==> flow/design.v <==
module uart_rx (
reset          ,
rxclk          ,
uld_rx_data    ,
rx_data        ,
rx_enable      ,
rx_in          ,
rx_empty
);
input        reset          ;
input        rxclk          ;
input        uld_rx_data    ;
output [7:0] rx_data        ;
input        rx_enable      ;
input        rx_in          ;
output       rx_empty       ;
reg [7:0]    rx_reg         ;
reg [7:0]    rx_data        ;
reg [3:0]    rx_sample_cnt  ;
reg [3:0]    rx_cnt         ;  
reg          rx_frame_err   ;
reg          rx_over_run    ;
reg          rx_empty       ;
reg          rx_d1          ;
reg          rx_d2          ;
reg          rx_busy        ;
always @ (posedge rxclk or posedge reset)
if (reset) begin
  rx_reg        <= 0; 
  rx_data       <= 0;
  rx_sample_cnt <= 0;
  rx_cnt        <= 0;
  rx_frame_err  <= 0;
  rx_over_run   <= 0;
  rx_empty      <= 1;
  rx_d1         <= 1;
  rx_d2         <= 1;
  rx_busy       <= 0;
end else begin
  rx_d1 <= rx_in;
  rx_d2 <= rx_d1;
  if (uld_rx_data) begin
    rx_data  <= rx_reg;
    rx_empty <= 1;
  end
  if (rx_enable) begin
    if (!rx_busy && !rx_d2) begin
      rx_busy       <= 1;
      rx_sample_cnt <= 1;
      rx_cnt        <= 0;
    end
    if (rx_busy) begin
       rx_sample_cnt <= rx_sample_cnt + 1;
       if (rx_sample_cnt == 7) begin
          if ((rx_d2 == 1) && (rx_cnt == 0)) begin
            rx_busy <= 0;
          end else begin
            rx_cnt <= rx_cnt + 1; 
            if (rx_cnt > 0 && rx_cnt < 9) begin
              rx_reg[rx_cnt - 1] <= rx_d2;
            end
            if (rx_cnt == 9) begin
               rx_busy <= 0;
               if (rx_d2 == 0) begin
                 rx_frame_err <= 1;
               end else begin
                 rx_empty     <= 0;
                 rx_frame_err <= 0;
                 rx_over_run  <= (rx_empty) ? 0 : 1;
               end
            end
          end
       end 
    end 
  end
  if (!rx_enable) begin
    rx_busy <= 0;
  end
end
endmodule
## Reports on uart_rx

What the tools print for uart_rx, step after step.
Line numbers count from 1 in the design file above.
Operators carry their Yosys type and port widths (W data, S select, Z words).
Cell names lack the library's common part.
The mark -- stands for no value.

| inputs | value |
|---|---|
| top | uart_rx |
| clock | rxclk |
| standard-cell library | sky130hd |
| timing corner | tt_025C_1v80 |

## Elaborated design

Yosys after proc, flatten, opt, wreduce and memory -nomap, before mapping. Memory bits, and registers merged into a memory's read port (data or address), are not among the register bits. Print and check cells are not counted. Equal cells are merged and count once.

| cells by class | value |
|---|---|
| add/subtract/negate cells | 4 |
| order comparisons | 2 |
| equal/unequal tests | 2 |
| shifts and indexed selects | 2 |
| multiplexer cells | 19 |
| bitwise gates (word level) | 4 |
| reduce/logical cells | 9 |

Operator list:

| cell | count |
|---|---|
| $shift A1 B33 Y8 | 1 |
| $shift A1 B33 Y8 const A | 1 |
| $neg A32 Y33 | 1 |
| $mux W4 | 6 |
| $mux W1 | 13 |
| $add A4 B1 Y4 const B | 2 |
| $and A8 B8 Y8 | 1 |
| $or A8 B8 Y8 | 1 |
| $not A8 Y8 | 1 |
| $sub A4 B1 Y5 const B | 1 |
| $reduce_and A5 Y1 | 1 |
| $gt A4 B1 Y1 const B | 1 |
| $eq A4 B3 Y1 const B | 1 |
| $lt A4 B4 Y1 const B | 1 |
| $eq A4 B4 Y1 const B | 1 |
| $logic_not A4 Y1 | 1 |
| $logic_and A1 B1 Y1 | 3 |
| $logic_not A1 Y1 | 2 |
| $reduce_and A2 Y1 | 1 |
| $reduce_bool A2 Y1 | 1 |
| $not A1 Y1 | 1 |

| word-level totals | value |
|---|---|
| bits in registers | 28 |
| input bits | 5 |
| output and inout port bits | 9 |
| cells after elaboration | 50 |

## Depth

Depth = most cells in a row (Yosys ltp): at word level without a register or memory, in the mapped netlist without a sequential cell, where the memories' decode and read muxes count.

| depth | value |
|---|---|
| word-level depth | 8 |
| ABC_AREA | 0 |
| mapped depth | 13 |
| gate-level depth less buffers | 13 |

## Netlist

Yosys stat after the flow's synthesis: flattened, memories mapped to cells. It holds for the ABC_AREA given above (unset counts as 0); a run with the other value may have another netlist.
Totals and module areas in this step are rounded.

| synthesis totals | value |
|---|---|
| mapped cells | 152 |
| chip area (Yosys) | 1,718 um2 |
| area of sequential cells | 704.4 um2 |
| flip-flop cells | 28 |
| buffer cells | 5 |

Cells by type:

| cell type | count |
|---|---|
| dfrtp_1 | 25 |
| ha_1 | 14 |
| mux2_2 | 10 |
| xnor2_4 | 3 |
| dfstp_2 | 3 |
| mux2_1 | 6 |
| nand2_1 | 14 |
| nand3_1 | 9 |
| inv_1 | 9 |
| nor4b_2 | 2 |
| o21ai_0 | 6 |
| nor4_1 | 4 |
| nor2_1 | 6 |
| nor2_4 | 2 |
| a21oi_1 | 4 |
| nor4b_1 | 2 |
| xor2_2 | 1 |
| nand3b_1 | 2 |

Not listed: further types 25, cells in them 30.

## Path before layout

Source: OpenSTA report_checks on the synthesized netlist (no wires, ideal clock, input and output delay 20% of the period each), path of least setup slack; recovery checks are left aside. Register names are those of the netlist, which keeps one name where synthesis merged equal registers.

| timing path after synthesis | value |
|---|---|
| path kind | register -> register |
| start | register rx_cnt[2] |
| end | register rx_reg[7] |
| clock period | 3.39 ns |
| setup time | 0.128 ns |
| time at the first pin | 0.000 ns |
| arrival | 3.142 ns |
| slack | 0.120 ns |
| delay of the path | 3.270 ns |
| stages on the path | 14 |
| buffers on the path | 0 |
| synthesis period reached | 3.27 ns |

"delay of the path" is the arrival time less input delay plus setup time.
"stages on the path": output pins that drive a net of the path, with the launching flip-flop's if there is one; two outputs of one cell count as two.
"synthesis period reached" = period - worst setup slack (recovery checks aside). The figure is calculated, with input and output delays left at 20% of the set period.
The rows between start and end are the longest chain of elaborated cells between them; the timing report does not say that the signal goes this way. Where chains are equally long, one stands for them.
Each line given opens the expression or statement behind the cell; cells for indexed reads and writes are added by Yosys, which also makes memories of some case tables.
At most two assigning lines are given for a register; there are more.
Lines with a computed index may be missing from the assigning lines.

| between the ends, after synthesis | value |
|---|---|
| path through | dfrtp_1 inv_1 ha_1 a21boi_2 xnor2_4 inv_1 nor2_1 nand3_1 ha_1 nor4b_2 and4_4 nand4_2 nor4b_2 mux2_1 |
| length of the longest elaborated chain | 6 |

Ends and longest elaborated chain, after synthesis:

| element | line | source |
|---|---|---|
| from (decl) | 20 | `reg [3:0]    rx_cnt         ;` |
| from (assign) | 32 | `rx_cnt        <= 0;` |
| from (assign) | 58 | `rx_cnt <= rx_cnt + 1;` |
| $sub A4 B1 Y5 | 60 | `rx_reg[rx_cnt - 1] <= rx_d2;` |
| $neg A32 Y33 | 60 |  |
| $shift A1 B33 Y8 | 60 |  |
| $not A8 Y8 | 60 |  |
| $and A8 B8 Y8 | 60 |  |
| $or A8 B8 Y8 | 60 |  |
| to (assign) | 29 | `rx_reg        <= 0;` |
| to (decl) | 17 | `reg [7:0]    rx_reg         ;` |

## Path in the finished layout

Path of least setup slack in the final report of stored run 1 (OpenROAD, finished layout, wires in). Where an end is a register, its clock arrival counts in the times.

| timing path after layout | value |
|---|---|
| path kind | register -> register |
| start | register rx_cnt[2] |
| end | register rx_reg[6] |
| clock period | 3.81 ns |
| setup time | 0.11 ns |
| time at the first pin | 0.26 ns |
| arrival | 3.72 ns |
| slack | 0.23 ns |
| stages on the path | 14 |
| buffers on the path | 0 |

The rows between start and end are the longest chain of elaborated cells between them; the timing report does not say that the signal goes this way. Where chains are equally long, one stands for them.
At most two assigning lines are given for a register; there are more.
Lines with a computed index may be missing from the assigning lines.

| between the ends, after layout | value |
|---|---|
| path through | dfrtp_2 inv_1 ha_1 a21boi_2 xnor2_4 inv_1 nor2_2 nand3_1 ha_1 nor4b_2 and4_4 nand3_1 nor4_1 mux2_1 |
| length of the longest elaborated chain | 6 |

Ends and longest elaborated chain, after layout:

| element | line | source |
|---|---|---|
| from (decl) | 20 | `reg [3:0]    rx_cnt         ;` |
| from (assign) | 32 | `rx_cnt        <= 0;` |
| from (assign) | 58 | `rx_cnt <= rx_cnt + 1;` |
| $sub A4 B1 Y5 | 60 | `rx_reg[rx_cnt - 1] <= rx_d2;` |
| $neg A32 Y33 | 60 |  |
| $shift A1 B33 Y8 | 60 |  |
| $not A8 Y8 | 60 |  |
| $and A8 B8 Y8 | 60 |  |
| $or A8 B8 Y8 | 60 |  |
| to (assign) | 29 | `rx_reg        <= 0;` |
| to (decl) | 17 | `reg [7:0]    rx_reg         ;` |

FLOW RESULTS
============

uart_rx through Yosys and OpenROAD on sky130hd: 2 stored runs, unordered, with their settings and measured results. The constraints put input and output delay at 20% of the set period each and load the outputs with 0.01 pF.
"achieved clock period" = clock period - worst setup slack. The figure is calculated, with input and output delays left at 20% of the set period.
"time on the worst setup path" is the time allowed to the run's worst setup path (the clock period less input and output delay, where it has them) less its slack. Clock arrival times count: a late capture clock shortens it, a late launch clock lengthens it.
"overall power" is the tool's figure for a default switching activity; nothing was simulated.
The measured numbers are rounded.
Among the settings, n/a means not set for that run.

| name | stored run 1 | stored run 2 |
|---|---|---|
| period_ns | 3.81 | 4.15 |
| CORE_UTILIZATION | 17 | 38 |
| PLACE_DENSITY_LB_ADDON | 0.17 | 0.17 |
| CORE_ASPECT_RATIO | 0.8 | n/a |
| CELL_PAD_IN_SITES_DETAIL_PLACEMENT | 1 | n/a |
| GPL_TIMING_DRIVEN | 0 | n/a |
| GPL_ROUTABILITY_DRIVEN | 0 | 1 |
| CAP_MARGIN | 0 | 20 |
| SLEW_MARGIN | 20 | 40 |
| MIN_ROUTING_LAYER | met1 | n/a |
| CORE_MARGIN | 2 | 2 |
| SETUP_SLACK_MARGIN | n/a | -0.26 |
| CTS_CLUSTER_SIZE | n/a | 53 |
| chip area in the Yosys report (um2) | 1,718 | 1,718 |
| die size (um2) | 10,930 | 5,074 |
| standard-cell area of the final layout (um2) | 2,112 | 1,968 |
| utilization in the final report | 0.217 | 0.452 |
| setup slack of the worst path (ns) | 0.235 | 0.517 |
| total negative slack (ns) | 0.000 | 0.000 |
| worst hold slack in the final report (ns) | 0.356 | 0.361 |
| overall power (mW) | 0.6854 | 0.5984 |
| achieved clock period (ns) | 3.575 | 3.633 |
| time on the worst setup path (ns) | 3.58 | 3.63 |
| worst setup path type | register -> register | register -> register |
